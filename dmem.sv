==> flow/design.v <==
module snoop (
	input logic [1:0] status__q,
	input logic[1:0] message_i,
	output logic wren,
	output logic [1:0] status_n
 	);
	parameter I=2'b00, M=2'b01, S=2'b10, E=2'b11;
    parameter NA = 2'b00, bus_invalidate = 2'b01, bus_write_miss = 2'b10, bus_read_miss = 2'b11;
	always_comb begin : snooper
		status_n = status__q;
		wren = 1'b0;
		case(status__q)
			M:begin 
				case(message_i)
					bus_read_miss:begin
						status_n = S;
					end
					bus_write_miss:begin
						status_n = I;
					end 
				endcase
			end
			E:begin
				case(message_i)
					bus_read_miss:begin
						status_n = S;
						wren = 1'b1;
					end
					bus_write_miss:begin
						status_n = I;
						wren = 1'b0;
					end 
				endcase
			end
			S:begin
				if ( (message_i==bus_write_miss) || (message_i==bus_invalidate) )	begin	 			
					status_n = I;
				end
			end
		endcase
	end
endmodule
module action(
	input logic [1:0] status_q,
	input logic [2:0] read_write,
	output logic rden,
	output logic [1:0] status_n
	);
	parameter I=2'b00, M=2'b01, S=2'b10, E=2'b11;
	parameter write_hit = 3'b000, read_hit = 3'b001, write_miss = 3'b010, read_miss_exclusive = 3'b011, read_miss_share = 3'b100;
	always_comb begin : coherency_controller
		status_n = status_q;
		rden = 1'b0;
		case(status_q)
			M:begin
				if(read_write==write_hit || read_write==read_hit) begin
					status_n = M;
				end 
			end
			E:begin
				if(read_write==read_hit) begin 
					status_n = E;
				end else if (read_write==write_hit) begin
					status_n = M;
				end 
			end
			S:begin
				if (read_write==read_hit) begin
					status_n = S;
				end
				else if (read_write==write_hit) begin
					status_n = M;
				end
			end
			I:begin
				if (read_write==read_miss_share) begin
					status_n = S;
					rden = 1'b1;
				end
				if (read_write==read_miss_exclusive) begin
					status_n = E;
					rden = 1'b1;
				end
				else if (read_write==write_miss) begin
					status_n = M;
				end			
			end
		endcase
	end
endmodule
module dmem(
    input logic clk,
    input logic WrM, RdM, 
    input logic [31:0] WriteDataM,
    input logic [3:0] AdrM_i,
	output logic cpu_stall,
    input logic [1:0] bus_message_i, 
    output logic [1:0] bus_message_o,
	input logic seen_i,
	output logic seen_o,
    input logic bus_response_valid,  
    input logic [31:0] bus_data_i,
    input logic [3:0] bus_addr_i,  
    output logic bus_data_valid,  
    input logic mmvalid,
    input logic [31:0] mmdata,
    input logic [1:0] mmtag,
    output logic mem_rden, mem_wren, 
    output logic [3:0] Addr_rq,
    output logic [31:0] data_o,
	output logic [1:0] status, tag
	);
    parameter I = 2'b00, M = 2'b01, S = 2'b10, E = 2'b11;
    parameter NA = 2'b00, bus_invalidate = 2'b01, bus_write_miss = 2'b10, bus_read_miss = 2'b11;
    parameter write_hit = 2'b00, read_hit = 2'b01, write_miss = 2'b10, read_miss = 2'b11; 
    logic [35:0] cache [3:0];
	initial begin
		cache[0] = {E, 2'b00, 32'h000d};
		cache[1] = {M, 2'b01, 32'h000a};
		cache[2] = {S, 2'b10, 32'h000d};
		cache[3] = {I, 2'b11, 32'h000a};
	end
    logic [3:0] AdrM;
    logic [1:0] index_proc, tag_proc;
	logic [1:0] index_snoop, tag_snoop;
	logic [1:0] tag_reg; 
    logic [2:0] read_write;
    logic [1:0] Updated_MESI_state_proc, Updated_MESI_state_snoop, Current_MESI_state_proc, Current_MESI_state_snoop, message_i;
    logic hit_proc, hit_snoop, active;
    logic mem_rden_proc, mem_wren_snoop;
    logic bus_response_valid_q, shared, prior;
    logic we_n, we_q;
    logic [1:0] wrAdr_q;
    logic [31:0] wd_q;
	assign active = RdM || WrM;
	assign cpu_stall = read_write == read_miss;
    assign tag_reg = cache[index_proc][33:32]; 
	assign status = cache[AdrM[1:0]][35:34];
	assign tag 	  = cache[AdrM[1:0]][33:32];
	always_comb begin
		read_write = 3'b111;
		bus_message_o = NA;
		{tag_proc, index_proc} = 4'b0;
		hit_proc = 1'b0;
		Current_MESI_state_proc = cache[index_proc][35:34];
		if ( active ) begin 
			prior = 1'b1;
			{tag_proc, index_proc} = AdrM;
			hit_proc = (cache[index_proc][35:34] != I) && (tag_proc == tag_reg);
			if (hit_proc) begin 
				if (WrM) begin
					read_write = {1'b0, write_hit};
					if (Current_MESI_state_proc == S) 
						bus_message_o = bus_invalidate;
				end else if (RdM) 
					read_write = {1'b0, read_hit};
			end else begin
				Current_MESI_state_proc = I;
				if (WrM) begin
					bus_message_o = bus_write_miss;
					read_write = {1'b0, write_miss};
				end else if (RdM) begin
					bus_message_o = bus_read_miss;
					if (seen_i) begin
						read_write = { shared || bus_response_valid ,read_miss};
						if ( shared ) bus_message_o = NA;
					end
				end
			end
		end else begin 
			prior = 1'b0;
			if (seen_i) bus_message_o = NA;
		end
	end
	always_comb begin
		{tag_snoop, index_snoop} = 4'b0;
		hit_snoop = 1'b0;
		shared = 1'b0;
		seen_o = 1'b0;
		bus_data_valid = 1'b0;
		Current_MESI_state_snoop = cache[index_snoop][35:34];
		message_i = NA;
		if ( bus_message_i != NA) begin
			message_i = bus_message_i;
			seen_o = 1'b1;
			hit_snoop = cache[bus_addr_i[1:0]][33:32]==bus_addr_i[3:2];
			if (hit_snoop) begin
				{tag_snoop, index_snoop} = bus_addr_i;
				if (tag_snoop == tag_proc && active) begin
					shared = 1'b1;
				end
				if( bus_message_i == bus_read_miss ) begin
					bus_data_valid = (Current_MESI_state_snoop!=I);
				end
			end
		end
	end
	action cc(Current_MESI_state_proc, read_write, mem_rden_proc, Updated_MESI_state_proc); 
	snoop sn(Current_MESI_state_snoop, message_i, mem_wren_snoop, Updated_MESI_state_snoop);  
	logic [1:0] index;
	always_comb begin 
		mem_rden = mem_rden_proc && !bus_response_valid;  
		mem_wren = ( ( read_write == write_miss || bus_message_i == bus_read_miss ) && ( cache[index_proc][35:34] == M ) ) ? 1'b1 : mem_wren_snoop;
		Addr_rq = active ? AdrM_i : hit_snoop ? bus_addr_i : 4'b0;
		data_o  = cache[index][31:0];
	end
	always @(posedge clk) begin
		if (active) begin
			AdrM 				 <= AdrM_i;
			index 				 <= AdrM_i[1:0];
		end else begin
			index 			     <= bus_addr_i[1:0];
		end
		bus_response_valid_q   	 <= bus_response_valid;	
		if (prior) begin
			cache[index_proc][35:34] <= Updated_MESI_state_proc;
		end
		if ( !prior || index_snoop != index_proc ) begin
			cache[index_snoop][35:34] <= Updated_MESI_state_snoop;
		end		
		if (WrM) begin
			wd_q = WriteDataM;
			wrAdr_q = AdrM_i[3:2];
		end
		if (we_q) begin
			cache[index_proc[1:0]][33:0] <= {wrAdr_q, wd_q};
		end else if (bus_response_valid_q) begin
			cache[index_proc[1:0]][33:0] <= {AdrM[3:2], bus_data_i};
		end else if (mmvalid) begin
			cache[index_proc[1:0]][33:0] <= {mmtag, mmdata};
		end
	end
	always_ff @( negedge clk ) begin 
		we_q <= WrM;
	end
endmodule
Step by step through the tools: dmem
Tool output for the design above, in the order of the flow. Lines are those of the file above, counted from 1. Operators carry their Yosys type and port widths (W data, S select, Z words). Cell names lack the library's common part. The mark n/a stands for no value.

Design top: dmem. Clock input: clk. Cell library: sky130hd. Timing corner: tt_025C_1v80.

After elaboration
Source: Yosys, flattened and elaborated, memories not mapped. Widths are those after wreduce. Print and check cells do not count. Memory sizes are those after Yosys's memory passes, which may raise the word count (mostly to a power of two), join words into wider ones and drop unused or constant bits.

The entry for bits in registers reads 40. Under bits in writable memories stands 144. The figure for word width x clocked read ports is 72. The entry for memories kept reads 1. The entry for bits of input ports reads 114. For output and inout port bits the number is 47. Elaborated cells: 121.

Memory list: cache (words 4, width 36, rd ports 5, write ports 2, RTL line 116) `logic [35:0] cache [3:0];`.

Under equality and inequality tests stands 21. Under mux-type cells stands 73. Under bitwise logic cells stands 2. The figure for reductions and logical operators is 19.

Operator list (number): $mux W36 (8); $mux W34 (2); $mux W2 (25); $mux W32 (1); $mux W1 (24); $mux W3 (7); $eq A2 B2 Y1 const B (7); $eq A3 B2 Y1 const B (4); $eq A2 B1 Y1 const B (4); $pmux W2 S4 (1); $pmux W2 S2 (2); $mux W4 (2); $logic_or A1 B1 Y1 (6); $eq A2 B2 Y1 (3); $reduce_bool A2 Y1 (3); $logic_and A1 B1 Y1 (4); $eq A3 B1 Y1 const B (1); $eq A3 B3 Y1 const B (1); $logic_not A3 Y1 (1); $reduce_or A3 Y1 (1); $or A1 B1 Y1 (2); $logic_not A1 Y1 (2); $ne A2 B2 Y1 (1); $logic_not A2 Y1 (1); $reduce_or A2 Y1 (1); $pmux W1 S2 (1).

Logic depth
Longest topological path by Yosys (ltp), each cell counted once; first at word level (registers and memories cut), then after technology mapping (sequential cells cut; the memories' decode and read muxes count).

The entry for depth after elaboration reads 19. ABC_AREA: 0. For depth in mapped cells the number is 9. The entry for gate-level depth less buffers reads 8.

Netlist
Source: synth_stat.txt of the flow (Yosys; design flattened, memories mapped). It holds for the ABC_AREA given above (unset counts as 0); a run with the other value may have another netlist.

The figure for standard cells after synthesis is 530. Under cell area after synthesis stands 8157.8 um^2. Sequential area: 5245.0 um^2. The entry for flip-flops reads 188. Buffer cells: 31.

Cells by type: edfxtp_1 (number 148, area in all 4.44E+03 um^2); mux4_2 (number 37, area in all 833.299 um^2); dfxtp_1 (number 40, area in all 800.768 um^2); mux2_2 (number 41, area in all 461.693 um^2); mux2i_1 (number 40, area in all 400.384 um^2); a21oi_1 (number 46, area in all 230.221 um^2); nor2_1 (number 52, area in all 195.187 um^2); nand2_1 (number 19, area in all 71.318 um^2); clkbuf_1 (number 16, area in all 60.058 um^2); o21ai_0 (number 10, area in all 50.048 um^2); nor4b_4 (number 2, area in all 47.546 um^2); o31ai_1 (number 6, area in all 45.043 um^2); ha_1 (number 3, area in all 37.536 um^2); buf_1 (number 9, area in all 33.782 um^2); inv_1 (number 9, area in all 33.782 um^2); a2111oi_4 (number 1, area in all 27.526 um^2); nor3_1 (number 5, area in all 25.024 um^2); buf_6 (number 2, area in all 22.522 um^2).

Other cell types: 28; their cells: 44. The figures by module come from a second, unflattened synthesis with its own total; it is not the netlist above.

For cells (unflattened synthesis) the number is 520. The entry for area (unflattened synthesis) reads 8100.3 um^2.

Rows give one instance, submodules left out.

Modules: dmem (instances 1, cells 502, area 7947.6 um^2, sequential area 5245.0 um^2); action (instances 1, cells 10, area 85.1 um^2, sequential area 0.0 um^2); snoop (instances 1, cells 8, area 67.6 um^2, sequential area 0.0 um^2).

# Flow runs of dmem

Top module dmem; platform sky130hd; tools Yosys and OpenROAD; 2 stored runs in no particular order. Input and output delays are each 20% of the period that was set; the output load is 0.01 pF. "clock period achieved" means the clock period less the worst setup slack. The figure is calculated, with input and output delays left at 20% of the set period. "allowed time less slack (worst setup path)": the worst setup path's part of the clock period (all of it between registers, 20% less for each end at a port) less its slack. A launch clock that arrives late makes it longer, a capture clock that arrives late makes it shorter. "power consumption" rests on the timing tool's default activity at the inputs, not on a simulated workload.

Flow run A has these settings: period_ns 9.96; CORE_UTILIZATION 46; SETUP_SLACK_MARGIN 1.74; PLACE_DENSITY_LB_ADDON 0.24; HOLD_SLACK_MARGIN 0.05; CORE_MARGIN 5; GPL_TIMING_DRIVEN 0; GPL_ROUTABILITY_DRIVEN 1; CAP_MARGIN 30; SLEW_MARGIN 15; MIN_ROUTING_LAYER met2. The area inside the die boundary comes to 20497.6 um^2. The utilization after layout stands at 62.0 %. The power consumption stands at 1978 uW. The total negative slack reads 0.000 ns. The standard-cell area after routing is 10762.8 um^2. The lowest setup slack stands at 2.357 ns. The worst hold slack in the final report stands at 0.476 ns. For the synthesis area the run shows 8157.8 um^2.

Flow run B has these settings: period_ns 6.73; CORE_UTILIZATION 71; SETUP_SLACK_MARGIN 0.39; PLACE_DENSITY 0.42; HOLD_SLACK_MARGIN 0.15; CORE_ASPECT_RATIO 0.74; CELL_PAD_IN_SITES_DETAIL_PLACEMENT 0; CTS_CLUSTER_SIZE 36; CAP_MARGIN 20; MIN_ROUTING_LAYER met1; MAX_ROUTING_LAYER met4; CORE_MARGIN 2; SLEW_MARGIN 20. The measured allowed time less slack (worst setup path) is 3.38 ns. Worst setup path kind: input-to-output. The total negative slack reads 0.000 ns. The worst hold slack in the final report stands at 0.485 ns. The utilization after layout stands at 94.3 %. The standard-cell area after routing is 10511.3 um^2. The clock period achieved comes to 6.072 ns. The power consumption stands at 3054 uW. The area inside the die boundary comes to 12373.1 um^2. The lowest setup slack stands at 0.658 ns. For the synthesis area the run shows 8157.8 um^2.
