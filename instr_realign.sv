==> flow/design.v <==
module instr_realign
(
    input logic clk_i,
    input logic rst_i,
    input logic flush_i,
    input logic [31:0] data_i,
    output logic [31:0] instr_o,
	 output logic PC_Stall
);
    logic [15:0] unaligned_instr_n,   unaligned_instr_q;
    logic        unaligned_n,         unaligned_q;
    logic        compressed_n,        compressed_q;
    logic [1:0] instr_is_compressed;
    assign instr_is_compressed[0] = ~&data_i[0*16+:2];
    assign instr_is_compressed[1] = ~&data_i[1*16+:2];
    always_comb begin : re_align
        unaligned_n = unaligned_q;
		PC_Stall = compressed_q;
	    compressed_n = instr_is_compressed[0] && instr_is_compressed[1];
        unaligned_instr_n = 16'b0;
        instr_o = unaligned_q ? {data_i[15:0], unaligned_instr_q} : compressed_q ? unaligned_instr_q : data_i[31:0];
        if (!compressed_q && (instr_is_compressed[0] || unaligned_q))begin
            unaligned_instr_n = data_i[31:16];
            if (instr_is_compressed[1]) begin
                unaligned_n = 1'b0;
            end else begin
                unaligned_n = 1'b1;
            end
        end   
		if (flush_i) begin
            unaligned_n  = 1'b0;
            compressed_n = 1'b0;
        end
    end 
    always_ff @(posedge clk_i, posedge rst_i) begin
        if (rst_i) begin
            unaligned_q         <= 1'b0;
            unaligned_instr_q   <= 16'b0;
            compressed_q        <= 1'b0;
        end else begin
            unaligned_q         <= unaligned_n;
            unaligned_instr_q   <= unaligned_instr_n;
            compressed_q        <= compressed_n;
        end
    end
endmodule
### From RTL to reports: instr_realign

The steps from the RTL of instr_realign to its reports follow in flow order.
Lines are those of the file above, counted from 1.
Operators carry their Yosys type and port widths (W data, S select, Z words).
Cell names lack the library's common part.
The mark n/a stands for no value.

* top: instr_realign
* clock port: clk_i
* library: sky130hd
* library corner: tt_025C_1v80

### Elaborated design

Counts by Yosys on the flattened word-level netlist (proc, flatten, opt, wreduce; memories kept). Register bits leave out memories and registers merged into their read ports (data or address). Print and check cells are left out. Cells with the same type and inputs are merged into one.

* register bits: 18
* latch bits: 0
* bits in writable memories: 0
* ROM bits: 0
* clocked read ports x word width: 0
* memories kept: 0
* input port bits: 35
* output and inout bits: 33
* cells after elaboration: 19

* add/sub/neg operators: 0
* $mul: 0
* divide/modulo/power cells: 0
* order comparisons: 0
* equality and inequality tests: 0
* shift-type cells: 0
* mux-type cells: 7
* bitwise operators: 0
* reduce/logical cells: 9

Operator list (number)
* $mux W32: 2
* $mux W16: 1
* $reduce_and A2 Y1: 2
* $mux W1: 4
* $logic_not A1 Y1: 3
* $logic_and A1 B1 Y1: 2
* $reduce_bool A2 Y1: 1
* $logic_or A1 B1 Y1: 1

### Longest topological paths

Longest topological path by Yosys (ltp), each cell counted once; first at word level (registers and memories cut), then after technology mapping (sequential cells cut; the memories' decode and read muxes count).

* depth after elaboration: 6
* ABC_AREA: 0
* gate-level depth with buffers: 5
* mapped depth without buffers: 2

### Synthesis result

Yosys stat after the flow's synthesis: flattened, memories mapped to cells. It holds for the ABC_AREA given above (unset counts as 0); a run with the other value may have another netlist.
The area totals of this step are shown rounded.

* cell count: 114
* chip area (Yosys): 0.00119 mm2
* area of sequential cells: 0.00045 mm2
* flip-flops: 18
* buffers: 10

Cells by type
* dfrtp_1: number 18, total area 450.432 um2
* mux2_4: number 9, total area 135.13 um2
* nor3b_2: number 10, total area 125.12 um2
* nand2b_1: number 15, total area 93.84 um2
* mux2_2: number 7, total area 78.826 um2
* o21ai_0: number 13, total area 65.062 um2
* nand2_1: number 15, total area 56.304 um2
* nor3b_1: number 6, total area 45.043 um2
* buf_6: number 3, total area 33.782 um2
* buf_4: number 2, total area 15.014 um2
* clkbuf_1: number 4, total area 15.014 um2
* nor2_4: number 1, total area 11.261 um2
* o21ai_1: number 2, total area 10.01 um2
* a221oi_1: number 1, total area 8.758 um2
* a22o_1: number 1, total area 8.758 um2
* and3b_1: number 1, total area 8.758 um2
* a211oi_1: number 1, total area 7.507 um2
* a21o_1: number 1, total area 7.507 um2

Other cell types: 3; their cells: 4.

### Timing after synthesis

OpenSTA on the mapped netlist: ideal clock, no wires. The path of least setup slack (recovery checks aside). Input and output delay are each 20% of the period. Register names are those of the netlist, which keeps one name where synthesis merged equal registers.

* kind: register to output
* start: register compressed_q
* end: output port instr_o[10]
* period: 2.02 ns
* output delay: 0.404 ns
* time at the first pin: 0.000 ns
* arrival: 1.196 ns
* data required time: 1.616 ns
* path slack: 0.420 ns
* path delay: 1.196 ns
* driving pins on the path: 4
* buffers on the path: 1
* synthesis period reached: 1.6 ns

"path delay" is the arrival time less input delay plus setup time.
At an output port there is no setup time.
"driving pins on the path" counts driving pins, that of a launching flip-flop among them; a cell with two outputs on the path counts twice.
"synthesis period reached" = period - worst setup slack (recovery checks aside). The figure is calculated, with input and output delays left at 20% of the set period.
Between the ends stands the longest chain of elaborated cells between them, by number of cells; it is not shown to be the way that was timed. Of several equally long chains one is given.
A line is the first line of the expression or statement that the cell stems from. Yosys adds cells for indexed reads and writes and turns some case tables into memories.

* cells stage by stage: dfrtp_1 nor2_4 buf_6 mux2_4
* length of the longest elaborated chain: 2
* elaborated cells between the ends (all ways): 2
* RTL lines with such cells: 1
* classes of those cells: mux: 2

RTL lines, path post-synthesis
* start: declaration: RTL line 12 `logic        compressed_n,        compressed_q;`
* start: assignment: RTL line 39 `compressed_q        <= 1'b0;`
* start: assignment: RTL line 43 `compressed_q        <= compressed_n;`
* $mux W32 (2 in a row): RTL line 21 `instr_o = unaligned_q ? {data_i[15:0], unaligned_instr_q} : compressed_q ? unaligned_instr_q : data_i[31:0];`
* end: declaration: RTL line 7 `output logic [31:0] instr_o,`

### Path in the finished layout

Path of least setup slack in the final report of run 2 (OpenROAD, finished layout, wires in). Where an end is a register, its clock arrival counts in the times.

* kind: register to output
* start: register compressed_q
* end: output port instr_o[4]
* period: 1.81 ns
* output delay: 0.36 ns
* time at the first pin: 0.28 ns
* arrival: 1.56 ns
* data required time: 1.45 ns
* path slack: -0.11 ns
* driving pins on the path: 6
* buffers on the path: 3

Between the ends stands the longest chain of elaborated cells between them, by number of cells; it is not shown to be the way that was timed. Of several equally long chains one is given.

* cells stage by stage: dfrtp_1 nor2_4 buf_6 buf_6 mux2_4 buf_6
* length of the longest elaborated chain: 2
* elaborated cells between the ends (all ways): 2
* RTL lines with such cells: 1
* classes of those cells: mux: 2

RTL lines, path post-layout
* start: declaration: RTL line 12 `logic        compressed_n,        compressed_q;`
* start: assignment: RTL line 39 `compressed_q        <= 1'b0;`
* start: assignment: RTL line 43 `compressed_q        <= compressed_n;`
* $mux W32 (2 in a row): RTL line 21 `instr_o = unaligned_q ? {data_i[15:0], unaligned_instr_q} : compressed_q ? unaligned_instr_q : data_i[31:0];`
* end: declaration: RTL line 7 `output logic [31:0] instr_o,`

Stored flow runs of instr_realign (2 of them; Yosys, OpenROAD, sky130hd). They differ in their settings and are not a sequence. Constraints: input delay and output delay 20% of the set period each, output load 0.01 pF.
"reached clock period" is the run's clock period less its worst setup slack. It is reckoned from that one timing run; input and output delays stay at 20% of the period that was set.
"worst setup path time" = time allowed to the worst setup path (clock period - input delay - output delay, where it has them) - its slack; a late launch clock adds to it, a late capture clock takes from it.
"power consumption" is the tool's figure for a default switching activity; nothing was simulated.
Measured values are rounded.

### Run 1

Settings: `period_ns=1.61`, `CORE_UTILIZATION=37`, `SETUP_SLACK_MARGIN=0.44`, `PLACE_DENSITY=0.48`, `CELL_PAD_IN_SITES_DETAIL_PLACEMENT=2`, `TNS_END_PERCENT=75`, `ABC_AREA=0`, `GPL_TIMING_DRIVEN=0`, `CTS_CLUSTER_SIZE=90`, `SLEW_MARGIN=35`, `CAP_MARGIN=20`, `CORE_MARGIN=2`

No results, placement failed with DPL-0033.

### Run 2

Settings: `period_ns=1.81`, `CORE_UTILIZATION=34`, `CAP_MARGIN=20`, `CORE_MARGIN=2`, `SLEW_MARGIN=20`

- Netlist area reported by Yosys: 0.00119 mm2
- Die outline area: 0.004 mm2
- Standard-cell area after layout: 0.00218 mm2
- Setup slack of the critical path: -0.111 ns
- Power consumption: 1.23 mW
- Reached clock period: 1.921 ns
- Worst setup path time: 1.56 ns
- Worst setup path kind: register to output
