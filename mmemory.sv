==> flow/design.v <==
module mmemory(
    input logic clk,
	input logic [3:0] address_1,address_2,
	input logic read1, read2,
	input logic write1, write2, 
	input logic [31:0] data_write1, data_write2,
	output logic mmvalid1, mmvalid2,
	output logic [1:0] tag_bit1, tag_bit2,
	output logic [31:0] readed1, readed2	
);
	logic valid1, valid2;
	assign valid1 = read1 && (address_1 <= 4'b1111);
	assign valid2 = read2 && (address_2 <= 4'b1111);
	integer i;
	logic [31:0] mem [15:0];
	initial begin
		#0	
		for(i=0;i<16;i=i+1)begin
			mem[i] <= 32'b0;
		end
		#5
		mem[4] <= 1'b1;
		mem[5] <= 2'b11;
		mem[14] <= 3'b111;
		mem[15] <= 4'b1111;
	end
	always@(posedge clk)begin
		mmvalid1 <= valid1;
		mmvalid2 <= valid2;
		if(mmvalid1) begin
	  		readed1 = mem[address_1];
			tag_bit1 = address_1[3:2];
		end
		if(mmvalid2) begin
			readed2 = mem[address_2];
			tag_bit2 = address_2[3:2];
		end
		if(write1)
			mem[address_1] <= data_write1;
		if(write2)
			mem[address_2] <= data_write2;
	end
endmodule
Tool chain data of mmemory
Tool output for the design above, in the order of the flow.
Lines are those of the file above, counted from 1.
Operators carry their Yosys type and port widths (W data, S select, Z words).
The mark n/a stands for no value.
- top module: mmemory
- clock port: clk
- library: sky130hd
- library corner: tt_025C_1v80

Word-level counts
Source: Yosys, flattened and elaborated, memories not mapped. Widths are those after wreduce; folded enables and synchronous resets count as part of the registers. Print and check cells do not count. Equal cells are merged and count once.
Yosys's memory passes give these memory sizes; they may raise the number of words (mostly to a power of two), join words into wider ones and drop unused or constant bits.
- bits in registers at 6
- memory bits (writable) at 512
- noted word width x clocked read ports: 64
- noted memories kept: 1
- memory list (memory ; words ; width ; rd ports ; wr ports ; RTL line ; text):
    mem ; 16 ; 32 ; 2 ; 2 ; 15 ; logic [31:0] mem [15:0];
- magnitude comparators: 2
- muxes and demuxes at 6
- noted reduce/logical cells: 2
- operators by type and width (cell ; count):
    $mux W32 ; 2
    $le A4 B4 Y1 const B ; 2
    $mux W4 ; 2
    $logic_and A1 B1 Y1 ; 2
    $mux W1 ; 2

Depth
Yosys ltp: most cells in a row. Word level: on the elaborated netlist, between registers, memories and ports. Mapped: between sequential cells and ports; inverters and the memories' decode and read muxes count.
- depth in word-level cells: 2
- ABC_AREA at 0
- noted depth in mapped cells: 6
- mapped depth without buffers at 3

Mapped cells and area
Source: synth_stat.txt of the flow (Yosys; design flattened, memories mapped). It holds for the ABC_AREA given above (unset counts as 0); a run with the other value may have another netlist.
- noted mapped cells: 1805
- chip area (Yosys) at 0.0314351 mm^2
- mapped flip-flops at 582
- noted buffer cells: 208
- cell types (cell type ; count ; area in all (um^2)):
    sky130_fd_sc_hd__edfxtp_1 ; 580 ; 1.74E+04
    sky130_fd_sc_hd__mux2_2 ; 512 ; 5765.53
    sky130_fd_sc_hd__mux4_2 ; 256 ; 5765.53
    sky130_fd_sc_hd__a22oi_1 ; 128 ; 960.922
    sky130_fd_sc_hd__clkbuf_1 ; 115 ; 431.664
    sky130_fd_sc_hd__buf_2 ; 76 ; 380.365
    sky130_fd_sc_hd__nand2_1 ; 67 ; 251.491
    sky130_fd_sc_hd__buf_6 ; 6 ; 67.565
    sky130_fd_sc_hd__nor2_1 ; 12 ; 45.043
    sky130_fd_sc_hd__nand2b_1 ; 7 ; 43.792
    sky130_fd_sc_hd__a41o_1 ; 4 ; 40.038
    sky130_fd_sc_hd__dfxtp_1 ; 2 ; 40.038
    sky130_fd_sc_hd__buf_1 ; 10 ; 37.536
    sky130_fd_sc_hd__o22ai_1 ; 6 ; 37.536
    sky130_fd_sc_hd__nor2b_1 ; 5 ; 31.28
    sky130_fd_sc_hd__nand3b_1 ; 4 ; 30.029
    sky130_fd_sc_hd__o21ai_0 ; 6 ; 30.029
    sky130_fd_sc_hd__and2_1 ; 2 ; 12.512
Other cell types: 6; their cells: 7.

Worst setup path after synthesis
Path of least setup slack by OpenSTA after synthesis, without wires, with an ideal clock, recovery checks aside; 20% of the period is set as input and as output delay. Where synthesis merged equal registers, the netlist keeps one of their names.
- path type: input to register
- start point: input port address_1[0]
- end point: memory mem[0][0]
- period at 4.83 ns
- noted external input delay: 0.966 ns
- noted time at the first pin: 0.966 ns
- arrival time: 4.142 ns
- data required time: 4.364 ns
- noted path slack: 0.222 ns
- noted path delay: 3.642 ns
- noted stages on the path: 4
- noted synthesis period reached: 4.608 ns
"path delay" is the arrival time less input delay plus setup time.
"stages on the path": output pins that drive a net of the path, with the launching flip-flop's if there is one; two outputs of one cell count as two.
"synthesis period reached" = period - worst setup slack (recovery checks aside). The figure is calculated, with input and output delays left at 20% of the set period.
The rows between start and end are the longest chain of elaborated cells between them; the timing report does not say that the signal goes this way. Where chains are equally long, one stands for them.
A line is the first line of the expression or statement that the cell stems from. Yosys adds cells for indexed reads and writes and turns some case tables into memories.
- path through: sky130_fd_sc_hd__buf_2 sky130_fd_sc_hd__clkbuf_1 sky130_fd_sc_hd__or3b_2 sky130_fd_sc_hd__o21ai_0
- noted cells in the longest elaborated chain: 1
- elaborated cells on any way between the ends at 1
- noted RTL lines with such cells: 1
- classes of those cells: mux (1)
- RTL lines, path after synthesis (what ; RTL line ; text):
    start, declared ; 3 ; input logic [3:0] address_1,address_2,
    $mux W4 ; 38 ; if(write1)
    end, declared ; 15 ; logic [31:0] mem [15:0];

Timing after layout
From the final timing report of run A: the path of least setup slack in the routed layout; clock arrival at registers is part of the times.
- path type: input to register
- start point: input port address_2[3]
- end point: memory mem[8][23]
- period at 3.98 ns
- noted external input delay: 0.80 ns
- noted time at the first pin: 0.80 ns
- arrival time: 2.96 ns
- data required time: 4.27 ns
- noted path slack: 1.31 ns
- noted stages on the path: 6
The rows between start and end are the longest chain of elaborated cells between them; the timing report does not say that the signal goes this way. Where chains are equally long, one stands for them.
- path through: sky130_fd_sc_hd__clkdlybuf4s50_1 sky130_fd_sc_hd__nand3b_1 sky130_fd_sc_hd__buf_4 sky130_fd_sc_hd__or3_2 sky130_fd_sc_hd__o21ai_4 sky130_fd_sc_hd__buf_12
- noted cells in the longest elaborated chain: 1
- elaborated cells on any way between the ends at 1
- noted RTL lines with such cells: 1
- classes of those cells: mux (1)
- RTL lines, path post-layout (what ; RTL line ; text):
    start, declared ; 3 ; input logic [3:0] address_1,address_2,
    $mux W4 ; 40 ; if(write2)
    end, declared ; 15 ; logic [31:0] mem [15:0];

2 stored runs of mmemory in the flow (synthesis by Yosys, layout by OpenROAD, sky130hd cells), in arbitrary order. Constraints: input delay and output delay 20% of the set period each, output load 0.01 pF.
"clock period achieved" is the run's clock period less its worst setup slack. It is reckoned from that one timing run; input and output delays stay at 20% of the period that was set.
"critical path time" = time allowed to the worst setup path (clock period - input delay - output delay, where it has them) - its slack; a late launch clock adds to it, a late capture clock takes from it.
By "total power after layout" is meant OpenSTA's value without simulated activity: inputs other than the clock are taken to toggle once in ten clock periods, and the tool carries that through the logic.

Run A
Settings were period_ns = 3.98; CAP_MARGIN = 20; CORE_MARGIN = 2; CORE_UTILIZATION = 40; SLEW_MARGIN = 20
- total power after layout at 15123 µW
- post-synthesis cell area at 0.0314351 mm^2
- sum of negative setup slack: 0.000 ns
- noted the critical path time: 1.87 ns
- critical path kind: input to register
- die size at 0.0808464 mm^2
- clock period achieved at 2.668 ns
- utilization in the final report at 0.473
- std-cell area (final layout) at 0.0367152 mm^2
- noted the worst hold slack after layout: 0.652 ns
- worst setup slack after layout: 1.312 ns

Run B
Settings were period_ns = 8.09; CORE_UTILIZATION = 32; PLACE_DENSITY_LB_ADDON = 0.28; CORE_ASPECT_RATIO = 0.86; CORE_MARGIN = 3; TNS_END_PERCENT = 40; GPL_TIMING_DRIVEN = 0; CTS_CLUSTER_DIAMETER = 296; CAP_MARGIN = 0; MAX_ROUTING_LAYER = met5; SLEW_MARGIN = 20
- total power after layout at 7527 µW
- post-synthesis cell area at 0.0314351 mm^2
- sum of negative setup slack: 0.000 ns
- noted the critical path time: 2.85 ns
- critical path kind: input to register
- die size at 0.102044 mm^2
- clock period achieved at 4.467 ns
- utilization in the final report at 0.39
- std-cell area (final layout) at 0.0376461 mm^2
- noted the worst hold slack after layout: 0.602 ns
- worst setup slack after layout: 3.623 ns
